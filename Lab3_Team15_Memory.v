==> flow/design.v <==
`timescale 1ns/1ps
module Memory (clk, ren, wen, addr, din, dout);
input clk;
input ren, wen;
input [7-1:0] addr;
input [8-1:0] din;
output [8-1:0] dout;
reg [8-1:0] x [128-1:0];
reg [8-1:0] dout;
always@(posedge clk) begin
if(wen == 1'b1 && ren == 1'b0) begin
x[addr] <= din;
dout <= 8'b0;
end
else if (ren ==1'b1) begin
dout <= x[addr];
end
else
dout <= 8'd0;
end
endmodule
* Step by step through the tools: Memory
Tool output for the design above, in the order of the flow.
Lines are those of the file above, counted from 1.
Operators: Yosys type, input widths -> output width; for muxes data width and select width s.
Cell names lack the library's common part.
A cell with n/a has no value.
- Design top :: Memory
- Clock input :: clk
- Cell library :: sky130hd
- Corner :: tt_025C_1v80

* Elaborated design
Yosys after proc, flatten, opt, wreduce and memory -nomap, before mapping. Enables and synchronous resets that opt folds into registers are not counted as muxes. Memory bits, and registers merged into a memory's read port (data or address), are not among the register bits. Print and check cells are not counted. Equal cells are merged and count once.
Yosys's memory passes give these memory sizes; they may raise the number of words (mostly to a power of two), join words into wider ones and drop unused or constant bits.
- Register bits :: 0
- Bits in latches :: 0
- Memory bits (writable) :: 1024
- ROM bits :: 0
- Clocked read ports x word width :: 8
- Memories :: 1
- Bits of input ports :: 18
- Word-level cells :: 7
- $add $sub $neg :: 0
- $mul :: 0
- Div/mod/pow operators :: 0
- Order comparisons :: 0
- Equality and inequality tests :: 0
- Shift operators :: 0
- Mux-type cells :: 3
- Bitwise gates (word level) :: 1
- Reductions and logical operators :: 2
** Memories
- x :: words 128, width 8, read ports 1, wr ports 1, line 8 : reg [8-1:0] x [128-1:0];
** Operator list (number)
- $mux 8 :: 1
- $mux 7 :: 1
- $reduce_or 2->1 :: 1
- $logic_and 1x1->1 :: 1
- $not 1->1 :: 1
- $mux 1 :: 1

* Longest topological paths
Depth = most cells in a row (Yosys ltp): at word level without a register or memory, in the mapped netlist without a sequential cell, where the memories' decode and read muxes count.
- Depth after elaboration :: 3
- ABC_AREA :: 0
- Mapped depth :: 12
- Depth with buffers taken out :: 7

* Netlist
The flow's flattened synthesis, as Yosys stat reports it; memories are mapped. The netlist is that of the ABC_AREA named above (0 if unset); the other value can give another one.
** Cells by type
- edfxtp_1 :: number 1024, area in all 3.07E+04 um2
- a221oi_1 :: number 161, area in all 1.41E+03 um2
- a22oi_1 :: number 120, area in all 900.864 um2
- mux2i_1 :: number 90, area in all 900.864 um2
- nor2_1 :: number 215, area in all 807.024 um2
- mux2_2 :: number 71, area in all 799.517 um2
- a21oi_1 :: number 125, area in all 625.6 um2
- o21ai_0 :: number 77, area in all 385.37 um2
- mux4_2 :: number 17, area in all 382.867 um2
- buf_2 :: number 72, area in all 360.346 um2
- o22ai_1 :: number 55, area in all 344.08 um2
- nand2_1 :: number 84, area in all 315.302 um2
- clkbuf_1 :: number 77, area in all 289.027 um2
- dfxtp_1 :: number 8, area in all 160.154 um2
- a211oi_1 :: number 21, area in all 157.651 um2
- nor3_1 :: number 25, area in all 125.12 um2
- a222oi_1 :: number 11, area in all 110.106 um2
- buf_4 :: number 14, area in all 105.101 um2
Not listed: further types 40, cells in them 195.
- Standard cells after synthesis :: 2462
- Mapped area :: 40342.4 um2
- Area of sequential cells :: 30909.6 um2
- Mapped flip-flops :: 1032
- Buffers :: 190

* Worst setup path after synthesis
Source: OpenSTA report_checks on the synthesized netlist (no wires, ideal clock, input and output delay 20% of the period each), path of least setup slack; recovery checks are left aside. Register names are those of the netlist, which keeps one name where synthesis merged equal registers.
- Kind :: in2reg
- Start point :: input port addr[0]
- End point :: memory x[28][0]
- Clock period :: 2.54 ns
- Input delay :: 0.508 ns
- Data arrival time :: 2.315 ns
- Slack :: -0.145 ns
- Path delay :: 2.177 ns
- Driving pins on the path :: 9
- Buffers on the path :: 6
- Synthesis period reached :: 2.685 ns
"path delay" is the arrival time less input delay plus setup time.
"driving pins on the path" counts driving pins, that of a launching flip-flop among them; a cell with two outputs on the path counts twice.
"synthesis period reached" is the clock period less the worst setup slack; recovery checks do not enter. This is arithmetic on one report: input and output delays are still those of the set period (20% each).
The rows between start and end are the longest chain of elaborated cells between them; the timing report does not say that the signal goes this way. Where chains are equally long, one stands for them.
A line is the first line of the expression or statement that the cell stems from. Yosys adds cells for indexed reads and writes and turns some case tables into memories.
- Path through :: buf_6 nor2b_1 buf_6 buf_6 buf_2 buf_1 nand3_1 clkbuf_1 nor2_1
- Cells in the longest elaborated chain :: 1
- Elaborated cells on any way between the ends :: 1
- Classes of those cells :: 1 x mux
** Ends and longest elaborated chain, after synthesis
- start, declared :: line 5 : input [7-1:0] addr;
- $mux 7 :: line 11 : if(wen == 1'b1 && ren == 1'b0) begin
- end, declared :: line 8 : reg [8-1:0] x [128-1:0];

* Worst path after layout
Path of least setup slack in the final report of run 1 (OpenROAD, finished layout, wires in). Where an end is a register, its clock arrival counts in the times.
- Kind :: in2reg
- Start point :: input port addr[4]
- End point :: register dout[6]
- Clock period :: 2.16 ns
- Input delay :: 0.43 ns
- Data arrival time :: 2.91 ns
- Slack :: -0.19 ns
- Driving pins on the path :: 11
- Buffers on the path :: 4
- Path through :: clkdlybuf4s50_1 buf_4 and2_1 buf_12 buf_4 nand3_2 o22ai_1 o21ai_2 o21ai_1 nor3_2 a41oi_1
** Ends and longest elaborated chain, after layout
- start, declared :: line 5 : input [7-1:0] addr;
- end, declared :: line 7 : output [8-1:0] dout;
No chain of elaborated cells between the ends is given.

Record of 2 stored runs of the RTL-to-layout flow on Memory, platform sky130hd. The runs are unordered. Constraints: input delay and output delay 20% of the set period each, output load 0.01 pF.
"achieved period" is the run's clock period less its worst setup slack. It is reckoned from that one timing run; input and output delays stay at 20% of the period that was set.
By "time used up by the worst setup path" is meant the share of the clock period that the worst setup path is allowed (20% is reserved at inputs, 20% at outputs), minus its slack. Clock arrival times at its registers enter into it.
"total power of the final layout" rests on the timing tool's default activity at the inputs, not on a simulated workload.

** Run 1
- Settings :: period_ns=2.16; CORE_UTILIZATION=39; SETUP_SLACK_MARGIN=-0.18; PLACE_DENSITY_LB_ADDON=0.05; CELL_PAD_IN_SITES_GLOBAL_PLACEMENT=3; GPL_TIMING_DRIVEN=1; GPL_ROUTABILITY_DRIVEN=0; CTS_CLUSTER_SIZE=10; SLEW_MARGIN=15; CAP_MARGIN=20; CORE_MARGIN=2
- Time used up by the worst setup path :: 1.92 ns
- Critical path kind :: in2reg
- Smallest setup slack :: -0.193 ns
- Total negative slack on setup checks :: -2.694 ns
- Die footprint :: 106032.0 um2
- Worst hold slack after layout :: 0.101 ns
- Standard-cell area after routing :: 50845.0 um2
- Utilization in the final report :: 49.8 %
- Achieved period :: 2.353 ns
- Mapped cell area after synthesis :: 40342.4 um2
- Total power of the final layout :: 42.834 mW

** Run 2
- Settings :: period_ns=2.47; CORE_UTILIZATION=44; SETUP_SLACK_MARGIN=-0.14; CELL_PAD_IN_SITES_GLOBAL_PLACEMENT=0; ABC_AREA=1; GPL_ROUTABILITY_DRIVEN=1; CTS_CLUSTER_DIAMETER=304; SLEW_MARGIN=5; MAX_ROUTING_LAYER=met5; CAP_MARGIN=20; CORE_MARGIN=2
- Mapped cell area after synthesis :: 44052.2 um2
- Worst hold slack after layout :: 0.095 ns
- Smallest setup slack :: 0.168 ns
- Die footprint :: 102666.0 um2
- Achieved period :: 2.302 ns
- Total negative slack on setup checks :: 0.000 ns
- Standard-cell area after routing :: 51095.3 um2
- Utilization in the final report :: 51.2 %
- Total power of the final layout :: 37.182 mW
- Time used up by the worst setup path :: 1.81 ns
- Critical path kind :: reg2out
